==> flow/design.v <==
module sync_vg
    #(
        parameter X_BITS=12,
        Y_BITS=12
    )(
        input wire clk,
        input wire reset,
        input wire interlaced,
        input wire [Y_BITS-1:0] v_total_0,
        input wire [Y_BITS-1:0] v_fp_0,
        input wire [Y_BITS-1:0] v_bp_0,
        input wire [Y_BITS-1:0] v_sync_0,
        input wire [Y_BITS-1:0] v_total_1,
        input wire [Y_BITS-1:0] v_fp_1,
        input wire [Y_BITS-1:0] v_bp_1,
        input wire [Y_BITS-1:0] v_sync_1,
        input wire [X_BITS-1:0] h_total,
        input wire [X_BITS-1:0] h_fp,
        input wire [X_BITS-1:0] h_bp,
        input wire [X_BITS-1:0] h_sync,
        input wire [X_BITS-1:0] hv_offset_0,
        input wire [X_BITS-1:0] hv_offset_1,
        output reg vs_out,
        output reg hs_out,
        output reg de_out,
        output reg [Y_BITS:0] v_count_out,
        output reg [X_BITS-1:0] h_count_out,
        output reg [X_BITS-1:0] x_out,
        output reg [Y_BITS:0] y_out,
        output reg field_out,
        output wire clk_out
    );
    reg [X_BITS-1:0] h_count;
    reg [Y_BITS-1:0] v_count;
    reg field;
    reg [Y_BITS-1:0] v_total;
    reg [Y_BITS-1:0] v_fp;
    reg [Y_BITS-1:0] v_bp;
    reg [Y_BITS-1:0] v_sync;
    reg [X_BITS-1:0] hv_offset;
    assign clk_out = !clk;
    always @(posedge clk) begin
        if (~reset) begin
            h_count <= 0;
        end
        else begin
            if (h_count < h_total - 1'b1)
                h_count <= h_count + 1'b1;
            else
                h_count <= 0;
        end
    end
    always @(posedge clk) begin
        if (~reset) begin
            v_count <= 0;
        end
        else begin
            if (h_count == h_total - 1'b1) begin
                if (v_count == v_total - 1'b1)
                    v_count <= 0;
                else
                    v_count <= v_count + 1'b1;
            end
        end
    end
    always @(posedge clk) begin
        if (~reset) begin
            field <= 0;
            v_total <= v_total_0;
            v_fp <= interlaced ? v_fp_1 : v_fp_0;  
            v_bp <= v_bp_0;
            v_sync <= v_sync_0;
            hv_offset <= hv_offset_0;
        end
        else begin
            if ((interlaced) && ((v_count == v_total - 1) && (h_count == h_total - 1))) begin
                field <= field + interlaced;
                v_total <= field ? v_total_0 : v_total_1;
                v_fp <= field ? v_fp_1 : v_fp_0;  
                v_bp <= field ? v_bp_0 : v_bp_1;
                v_sync <= field ? v_sync_0 : v_sync_1;
                hv_offset <= field ? hv_offset_0 : hv_offset_1;
            end
        end
    end
    always @(posedge clk) begin
        if (~reset) begin
            {vs_out, hs_out, de_out, field_out} <= 4'b0;
        end
        else begin
            hs_out <= ((h_count < h_sync));
            de_out <= (((v_count >= v_sync + v_bp) && (v_count <= v_total - v_fp - 1)) && ((h_count >= h_sync + h_bp) && (h_count <= h_total - h_fp - 1)));
            if ((v_count == 0) && (h_count == hv_offset))
                vs_out <= 1'b1;
            else if ((v_count == v_sync) && (h_count == hv_offset))
                vs_out <= 1'b0;
            h_count_out <= h_count;
            if (field)
                v_count_out <= v_count + v_total_0;
            else
                v_count_out <= v_count;
            x_out <= h_count - (h_sync + h_bp);
            if (interlaced)
                y_out <= { (v_count - (v_sync + v_bp)) , field };
            else
                y_out <= { 1'b0, (v_count - (v_sync + v_bp)) };
            field_out <= field;
        end
    end
endmodule        
# ---- Step by step through the tools: sync_vg
# What the tools print for sync_vg, step after step.
# Lines are those of the file above, counted from 1.
# A cell with n/a has no value.
dict set report setup {
  top {sync_vg}
  clk_port {clk}
  lib {sky130hd}
  corner {tt_025C_1v80}
}

# ---- After elaboration
# Yosys after proc, flatten, opt, wreduce and memory -nomap, before mapping. Memory bits, and registers merged into a memory's read port (data or address), are not among the register bits. Print and check cells are not counted.
dict set report word_totals {
  regBits 139
  output_inout_bits 55
}
dict set report classes {
  n_addsub 16
  cmp 6
  n_eq 7
  muxes 21
  reduce_logical 11
}
# operator count
set op_table {}
lappend op_table {{12-bit two-way mux} 19}
lappend op_table {{12-bit by 32-bit less-or-equal comparator with 1-bit output} 2}
lappend op_table {{12-bit by 32-bit == test with 1-bit output} 2}
lappend op_table {{12-bit == test} 4}
lappend op_table {{13-bit by 2-bit subtractor with 14-bit output (second input constant)} 2}
lappend op_table {{12-bit by 1-bit subtractor with 13-bit output (second input constant)} 2}
lappend op_table {{12-bit by 12-bit subtractor with 13-bit output} 2}
lappend op_table {{12-bit by 1-bit adder with 12-bit output (second input constant)} 2}
lappend op_table {{12-bit by 1-bit subtractor with 12-bit output (second input constant)} 2}
lappend op_table {{12-bit adder} 2}
lappend op_table {{12-bit subtractor} 2}
lappend op_table {{12-bit >= comparator} 2}
lappend op_table {{12-bit less-than comparator} 2}
lappend op_table {{12-bit by 12-bit adder with 13-bit output} 1}
lappend op_table {{12-bit logical NOT} 1}
lappend op_table {{1-bit logical AND} 7}
lappend op_table {{2-bit by 1-bit != test with 1-bit output (second input constant)} 1}
lappend op_table {{2-bit AND reduction} 1}
lappend op_table {{2-bit nonzero test} 1}
lappend op_table {{1-bit two-way mux} 2}
lappend op_table {{1-bit adder} 1}
lappend op_table {{1-bit logical NOT} 1}

# ---- Logic depth
# Depth = most cells in a row (Yosys ltp): at word level without a register or memory, in the mapped netlist without a sequential cell, where the memories' decode and read muxes count.
dict set report logic_depth {
  word_depth 6
  ABC_AREA 1
  depth_mapped 25
  mapped_depth_nobuf 25
}

# ---- Synthesis result
# Yosys stat after the flow's synthesis: flattened, memories mapped to cells. It holds for the ABC_AREA given above (unset counts as 0); a run with the other value may have another netlist.
# Totals and module areas in this step are rounded.
# cell_type count
set by_type {}
lappend by_type {sky130_fd_sc_hd__edfxtp_1 110}
lappend by_type {sky130_fd_sc_hd__ha_1 136}
lappend by_type {sky130_fd_sc_hd__nand2_1 354}
lappend by_type {sky130_fd_sc_hd__inv_1 204}
lappend by_type {sky130_fd_sc_hd__mux2_2 59}
lappend by_type {sky130_fd_sc_hd__dfxtp_1 29}
lappend by_type {sky130_fd_sc_hd__xor2_1 58}
lappend by_type {sky130_fd_sc_hd__xnor2_1 52}
lappend by_type {sky130_fd_sc_hd__nor2_1 119}
lappend by_type {sky130_fd_sc_hd__nand3_1 89}
lappend by_type {sky130_fd_sc_hd__a21oi_1 82}
lappend by_type {sky130_fd_sc_hd__o21ai_0 50}
lappend by_type {sky130_fd_sc_hd__nand4_1 31}
lappend by_type {sky130_fd_sc_hd__fa_1 7}
lappend by_type {sky130_fd_sc_hd__nor2_2 20}
lappend by_type {sky130_fd_sc_hd__a21o_1 13}
lappend by_type {sky130_fd_sc_hd__nor3_1 17}
lappend by_type {sky130_fd_sc_hd__a31oi_1 12}
# Other cell types: 32; their cells: 91.
dict set report synth_totals {
  cells 1533
  synth_area_mm2 0.0122
  seq_area_mm2 0.00388
  ffs 139
}

# sync_vg through Yosys and OpenROAD on sky130hd: 2 stored runs, unordered, with their settings and measured results. The constraints put input and output delay at 20% of the set period each and load the outputs with 0.01 pF.
# "final_power_mw": no workload was simulated; the value follows from the tool's default switching activity.
# Values from the reports are rounded here.
run="job 1" settings period_ns=12.1 CORE_UTILIZATION=37 SETUP_SLACK_MARGIN=0.51 PLACE_DENSITY_LB_ADDON=0.22 CORE_ASPECT_RATIO=1.33 TNS_END_PERCENT=25 ABC_AREA=1 CTS_CLUSTER_SIZE=32 CTS_CLUSTER_DIAMETER=228 CAP_MARGIN=30 CORE_MARGIN=2 SLEW_MARGIN=20
run="job 1" results setup_worst_slack_ns=2.67 final_power_mw=1.60 timing.hold.ws_ns=0.471 layout_stdcell_area_mm2=0.0155 design_die_area_mm2=0.0345 synthesis_area_mm2=0.0122
run="job 2" settings period_ns=6.3 CORE_UTILIZATION=24 SETUP_SLACK_MARGIN=-0.21 PLACE_DENSITY=0.46 CELL_PAD_IN_SITES_GLOBAL_PLACEMENT=3 CELL_PAD_IN_SITES_DETAIL_PLACEMENT=1 GPL_ROUTABILITY_DRIVEN=1 CAP_MARGIN=20 CORE_MARGIN=2 SLEW_MARGIN=20
run="job 2" results setup_worst_slack_ns=0.888 final_power_mw=3.18 timing.hold.ws_ns=0.551 layout_stdcell_area_mm2=0.0149 design_die_area_mm2=0.0487 synthesis_area_mm2=0.0113
