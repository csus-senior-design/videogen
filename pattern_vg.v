==> flow/design.v <==
module pattern_vg
    #(
        parameter B=8,  
        X_BITS=13,
        Y_BITS=13,
        FRACTIONAL_BITS = 12
    )
    (
        input reset, clk_in,
        input wire [X_BITS-1:0] x,
        input wire [Y_BITS-1:0] y,
        input wire vn_in, hn_in, dn_in,
        input wire [B-1:0] r_in, g_in, b_in,
        output reg vn_out, hn_out, den_out,
        output reg [B-1:0] r_out, g_out, b_out,
        input wire [X_BITS-1:0] total_active_pix,
        input wire [Y_BITS-1:0] total_active_lines,
        input wire [7:0] pattern,
        input wire [B+FRACTIONAL_BITS-1:0] ramp_step
    );
    reg [B+FRACTIONAL_BITS-1:0] ramp_values;  
    always @ (posedge clk_in) begin
        if (~reset) begin
            ramp_values <= 0;
            vn_out <= 1'b0;
            hn_out <= 1'b0;
            den_out <= 1'b0;
        end
        else begin
            vn_out <= vn_in;
            hn_out <= hn_in;
            den_out <= dn_in;
            if (pattern == 8'b0) begin  
                r_out <= r_in;
                g_out <= g_in;
                b_out <= b_in;
            end
            else if (pattern == 8'b1) begin  
                if (dn_in && ((y == 12'b0) || (x == 12'b0) || (x == total_active_pix - 1) || (y == total_active_lines - 1))) begin
                    r_out <= 8'hFF;
                    g_out <= 8'hFF;
                    b_out <= 8'hFF;
                end
                else begin
                    r_out <= r_in;
                    g_out <= g_in;
                    b_out <= b_in;
                end
            end
            else if (pattern == 8'd2) begin  
                if ((dn_in) && x[0] == 1'b1) begin
                    r_out <= 8'hFF;
                    g_out <= 8'hFF;
                    b_out <= 8'hFF;
                end
                else begin
                    r_out <= 8'b0;
                    g_out <= 8'b0;
                    b_out <= 8'b0;
                end
            end
            else if (pattern == 8'd3) begin  
                if ((dn_in) && y[0] == 1'b1) begin
                    r_out <= 8'hFF;
                    g_out <= 8'hFF;
                    b_out <= 8'hFF;
                end
                else begin
                    r_out <= 8'b0;
                    g_out <= 8'b0;
                    b_out <= 8'b0;
                end
            end
            else if (pattern == 8'd4) begin  
                r_out <= ramp_values[B+FRACTIONAL_BITS-1:FRACTIONAL_BITS];
                g_out <= ramp_values[B+FRACTIONAL_BITS-1:FRACTIONAL_BITS];
                b_out <= ramp_values[B+FRACTIONAL_BITS-1:FRACTIONAL_BITS];
                if ((x == total_active_pix - 1) && (dn_in))
                    ramp_values <= 0;
                else if ((x == 0) && (dn_in))
                    ramp_values <= ramp_step;
                else if (dn_in)
                    ramp_values <= ramp_values + ramp_step;
            end
            else if (pattern == 8'd5) begin  
                r_out <= ramp_values[B+FRACTIONAL_BITS-1:FRACTIONAL_BITS];
                g_out <= 8'b0;
                b_out <= 8'b0;
                if ((x == total_active_pix - 1) && (dn_in))
                    ramp_values <= 0;
                else if ((x == 0) && (dn_in))
                    ramp_values <= ramp_step;
                else if (dn_in)
                    ramp_values <= ramp_values + ramp_step;
            end
            else if (pattern == 8'd6) begin  
                r_out <= 8'b0;
                g_out <= ramp_values[B+FRACTIONAL_BITS-1:FRACTIONAL_BITS];
                b_out <= 8'b0;
                if ((x == total_active_pix - 1) && (dn_in))
                    ramp_values <= 0;
                else if ((x == 0) && (dn_in))
                    ramp_values <= ramp_step;
                else if (dn_in)
                    ramp_values <= ramp_values + ramp_step;
            end
            else if (pattern == 8'd7) begin  
                r_out <= 8'b0;
                g_out <= 8'b0;
                b_out <= ramp_values[B+FRACTIONAL_BITS-1:FRACTIONAL_BITS];
                if ((x == total_active_pix - 1) && (dn_in))
                    ramp_values <= 0;
                else if ((x == 0) && (dn_in))
                    ramp_values <= ramp_step;
                else if (dn_in)
                    ramp_values <= ramp_values + ramp_step;
            end
        end
    end
endmodule
# == From RTL to reports: pattern_vg ==
# Tool output for the design above, in the order of the flow.
# Lines are those of the file above, counted from 1.
# Operators carry their Yosys type and port widths (W data, S select, Z words).
# Cell names lack the library's common part.
# A cell with - has no value.
# design
top_module,pattern_vg
clk_port,clk_in
cell_library,sky130hd
corner,tt_025C_1v80

# == Elaborated design ==
# Yosys after proc, flatten, opt, wreduce and memory -nomap, before mapping. Memory bits, and registers merged into a memory's read port (data or address), are not among the register bits. Print and check cells are not counted. Equal cells are merged and count once.
# bits
regBits,47
latch_bits,0
ramBits,0
romBits,0
clocked_rd_ports_x_width,0
mem_count,0
in_bits,109
output_inout_bits,27
# op_classes
add_sub_neg,3
mul,0
n_div,0
compare,0
equal,9
shift,0
mux,35
n_logic,4
n_reduce_logical,15
# ops
op,count
$mux W8,28
$mux W20,7
$eq A13 B32 Y1,2
$eq A8 B3 Y1 const B,4
$sub A13 B1 Y14 const B,2
$logic_not A13 Y1,2
$add A20 B20 Y20,1
$eq A8 B2 Y1 const B,2
$eq A8 B1 Y1 const B,1
$logic_not A8 Y1,1
$reduce_bool A8 Y1,1
$logic_and A1 B1 Y1,5
$reduce_and A5 Y1,1
$not A1 Y1,4
$reduce_bool A4 Y1,1
$logic_or A1 B1 Y1,3
$reduce_and A2 Y1,1

# == Longest topological paths ==
# Longest topological path by Yosys (ltp), each cell counted once; first at word level (registers and memories cut), then after technology mapping (sequential cells cut; the memories' decode and read muxes count).
# depth
depth_word,9
ABC_AREA,0
depth_mapped,12
ltp_nobuf,11

# == After synthesis ==
# Source: synth_stat.txt of the flow (Yosys; design flattened, memories mapped). It holds for the ABC_AREA given above (unset counts as 0); a run with the other value may have another netlist.
# by_type
type,count,type_area_um2
edfxtp_1,24,720.691
dfxtp_1,23,460.442
ha_1,21,262.752
xnor2_1,25,218.96
o22a_1,24,210.202
o21a_1,27,202.694
xor2_1,23,201.443
nand2_1,45,168.912
a21o_1,21,157.651
a21oi_1,31,155.149
o21ai_0,30,150.144
nor2_1,34,127.622
nand3_1,19,95.091
nand4_1,13,81.328
a21boi_0,10,75.072
a22o_1,8,70.067
clkbuf_1,18,67.565
o31ai_1,9,67.565
# Other cell types: 43; their cells: 124.
# synth_totals
cells,529
synth_area_um2,4383.0
ffs,47
n_buf,28

# == Timing after synthesis ==
# OpenSTA on the mapped netlist: ideal clock, no wires. The path of least setup slack (recovery checks aside). Input and output delay are each 20% of the period. Register names are those of the netlist, which keeps one name where synthesis merged equal registers.
# synth_timing
path_kind,input-to-reg
startpoint,input port total_active_lines[2]
endpoint,register g_out[4]
period_ns,4.13
launch_ns,0.826
arrival_ns,3.004
slack_ns,0.870
delay_ns,2.434
stages,10
synth_period_reached_ns,3.26
# "delay_ns" is the arrival time less input delay plus setup time.
# "stages" counts driving pins, that of a launching flip-flop among them; a cell with two outputs on the path counts twice.
# "synth_period_reached_ns" = period - worst setup slack (recovery checks aside). The figure is calculated, with input and output delays left at 20% of the set period.
# Between the ends stands the longest chain of elaborated cells between them, by number of cells; it is not shown to be the way that was timed. Of several equally long chains one is given.
# A line is the first line of the expression or statement that the cell stems from. Yosys adds cells for indexed reads and writes and turns some case tables into memories.
# A register here has more assigning lines than the two given.
# synth_between
cell_sequence,clkbuf_1 -> or4_1 -> or4_1 -> a21oi_1 -> o31ai_1 -> o2111ai_1 -> nand3_4 -> buf_6 -> o21a_1 -> o22a_1
elab_chain_cells,7
# synth_lines
element,line_no,source
start: declaration,17,"input wire [Y_BITS-1:0] total_active_lines,"
$sub A13 B1 Y14,39,if (dn_in && ((y == 12'b0) || (x == 12'b0) || (x == total_active_pix - 1) || (y == total_active_lines - 1))) b ...
$eq A13 B32 Y1,39,
$logic_or A1 B1 Y1,39,
$logic_and A1 B1 Y1,39,
$mux W8,39,
$mux W8,38,else if (pattern == 8'b1) begin
$mux W8,33,if (pattern == 8'b0) begin
end: assignment,35,g_out <= g_in;
end: assignment,46,g_out <= g_in;
end: declaration,15,"output reg [B-1:0] r_out, g_out, b_out,"

# == Path in the finished layout ==
# From the final timing report of job 1: the path of least setup slack in the routed layout; clock arrival at registers is part of the times.
# layout_timing
path_kind,input-to-reg
startpoint,input port total_active_pix[3]
endpoint,register ramp_values[18]
period_ns,4.02
launch_ns,0.80
arrival_ns,3.87
slack_ns,0.36
stages,9
# Between the ends stands the longest chain of elaborated cells between them, by number of cells; it is not shown to be the way that was timed. Of several equally long chains one is given.
# A register here has more assigning lines than the two given.
# layout_between
cell_sequence,clkdlybuf4s50_1 -> or4_1 -> o21ai_0 -> nand3_1 -> a2111oi_2 -> nand4_1 -> and3_1 -> a32oi_1 -> o21ai_1
elab_chain_cells,8
# layout_lines
element,line_no,source
start: declaration,16,"input wire [X_BITS-1:0] total_active_pix,"
$sub A13 B1 Y14,111,if ((x == total_active_pix - 1) && (dn_in))
$eq A13 B32 Y1,111,
$logic_and A1 B1 Y1,111,
$mux W20,111,
$mux W20,107,else if (pattern == 8'd7) begin
$mux W20,96,else if (pattern == 8'd6) begin
$mux W20,85,else if (pattern == 8'd5) begin
$mux W20,74,else if (pattern == 8'd4) begin
end: assignment,81,ramp_values <= ramp_step;
end: assignment,83,ramp_values <= ramp_values + ramp_step;
end: declaration,21,reg [B+FRACTIONAL_BITS-1:0] ramp_values;

2 stored runs of pattern_vg in the flow (synthesis by Yosys, layout by OpenROAD, sky130hd cells), in arbitrary order. Constraints: input delay and output delay 20% of the set period each, output load 0.01 pF.
"timing.achieved_period_ns" means the clock period less the worst setup slack. The figure is calculated, with input and output delays left at 20% of the set period.
"timing.worst_path_ns": the worst setup path's part of the clock period (all of it between registers, 20% less for each end at a port) less its slack. A launch clock that arrives late makes it longer, a capture clock that arrives late makes it shorter.
"fin_power_uw": no workload was simulated; the value follows from the tool's default switching activity.

Job 1, flow files:
==> flow/run.sh <==
#!/bin/bash
# the make line also repeats the synthesis and layout settings of config.mk as NAME=value (left out here)
make -C /OpenROAD-flow-scripts/flow DESIGN_CONFIG=/design/flow/config.mk WORK_HOME=/design/flow/orfs CLKGATE_MAP_FILE= finish
==> flow/config.mk <==
export PLATFORM = sky130hd
export DESIGN_NAME = pattern_vg
export DESIGN_NICKNAME = pattern_vg
export VERILOG_FILES = /design/flow/design.v
export SDC_FILE = /design/flow/constraint.sdc
export NUM_CORES = 4
export LEC_CHECK = 0
export CAP_MARGIN = 20
export CORE_MARGIN = 2
export CORE_UTILIZATION = 40
export SLEW_MARGIN = 20
==> flow/constraint.sdc <==
create_clock -name core_clock -period 4.02 [get_ports {clk_in}]
set_input_delay 0.8040 -clock core_clock [delete_from_list [all_inputs] [get_ports {clk_in}]]
set_output_delay 0.8040 -clock core_clock [all_outputs]
set_load 0.01 [all_outputs]

==> results of job 1, as CSV <==
result,value
synthArea_um2,4383.0
design_die_area_um2,11810.3
finalCellArea_um2,6014.5
setup_ws_ns,0.361
setup_tns_ns,0.000
final_hold_ws_ns,0.477
fin_power_uw,1172
timing.achieved_period_ns,3.659
timing.worst_path_ns,2.86
worst_path_kind,"input-to-reg"

Job 2, flow files:
==> flow/run.sh <==
#!/bin/bash
# the make line also repeats the synthesis and layout settings of config.mk as NAME=value (left out here)
make -C /OpenROAD-flow-scripts/flow DESIGN_CONFIG=/design/flow/config.mk WORK_HOME=/design/flow/orfs CLKGATE_MAP_FILE= finish
==> flow/config.mk <==
export PLATFORM = sky130hd
export DESIGN_NAME = pattern_vg
export DESIGN_NICKNAME = pattern_vg
export VERILOG_FILES = /design/flow/design.v
export SDC_FILE = /design/flow/constraint.sdc
export NUM_CORES = 4
export LEC_CHECK = 0
export CAP_MARGIN = 20
export CELL_PAD_IN_SITES_DETAIL_PLACEMENT = 1
export CELL_PAD_IN_SITES_GLOBAL_PLACEMENT = 1
export CORE_MARGIN = 6
export CORE_UTILIZATION = 17
export CTS_CLUSTER_SIZE = 74
export GPL_TIMING_DRIVEN = 1
export PLACE_DENSITY = 0.9
export SLEW_MARGIN = 5
==> flow/constraint.sdc <==
create_clock -name core_clock -period 5.16 [get_ports {clk_in}]
set_input_delay 1.0320 -clock core_clock [delete_from_list [all_inputs] [get_ports {clk_in}]]
set_output_delay 1.0320 -clock core_clock [all_outputs]
set_load 0.01 [all_outputs]

==> results of job 2, as CSV <==
result,value
synthArea_um2,4383.0
design_die_area_um2,29778.7
finalCellArea_um2,6205.9
setup_ws_ns,1.171
setup_tns_ns,0.000
final_hold_ws_ns,0.472
fin_power_uw,1018
timing.achieved_period_ns,3.989
timing.worst_path_ns,2.96
worst_path_kind,"input-to-reg"
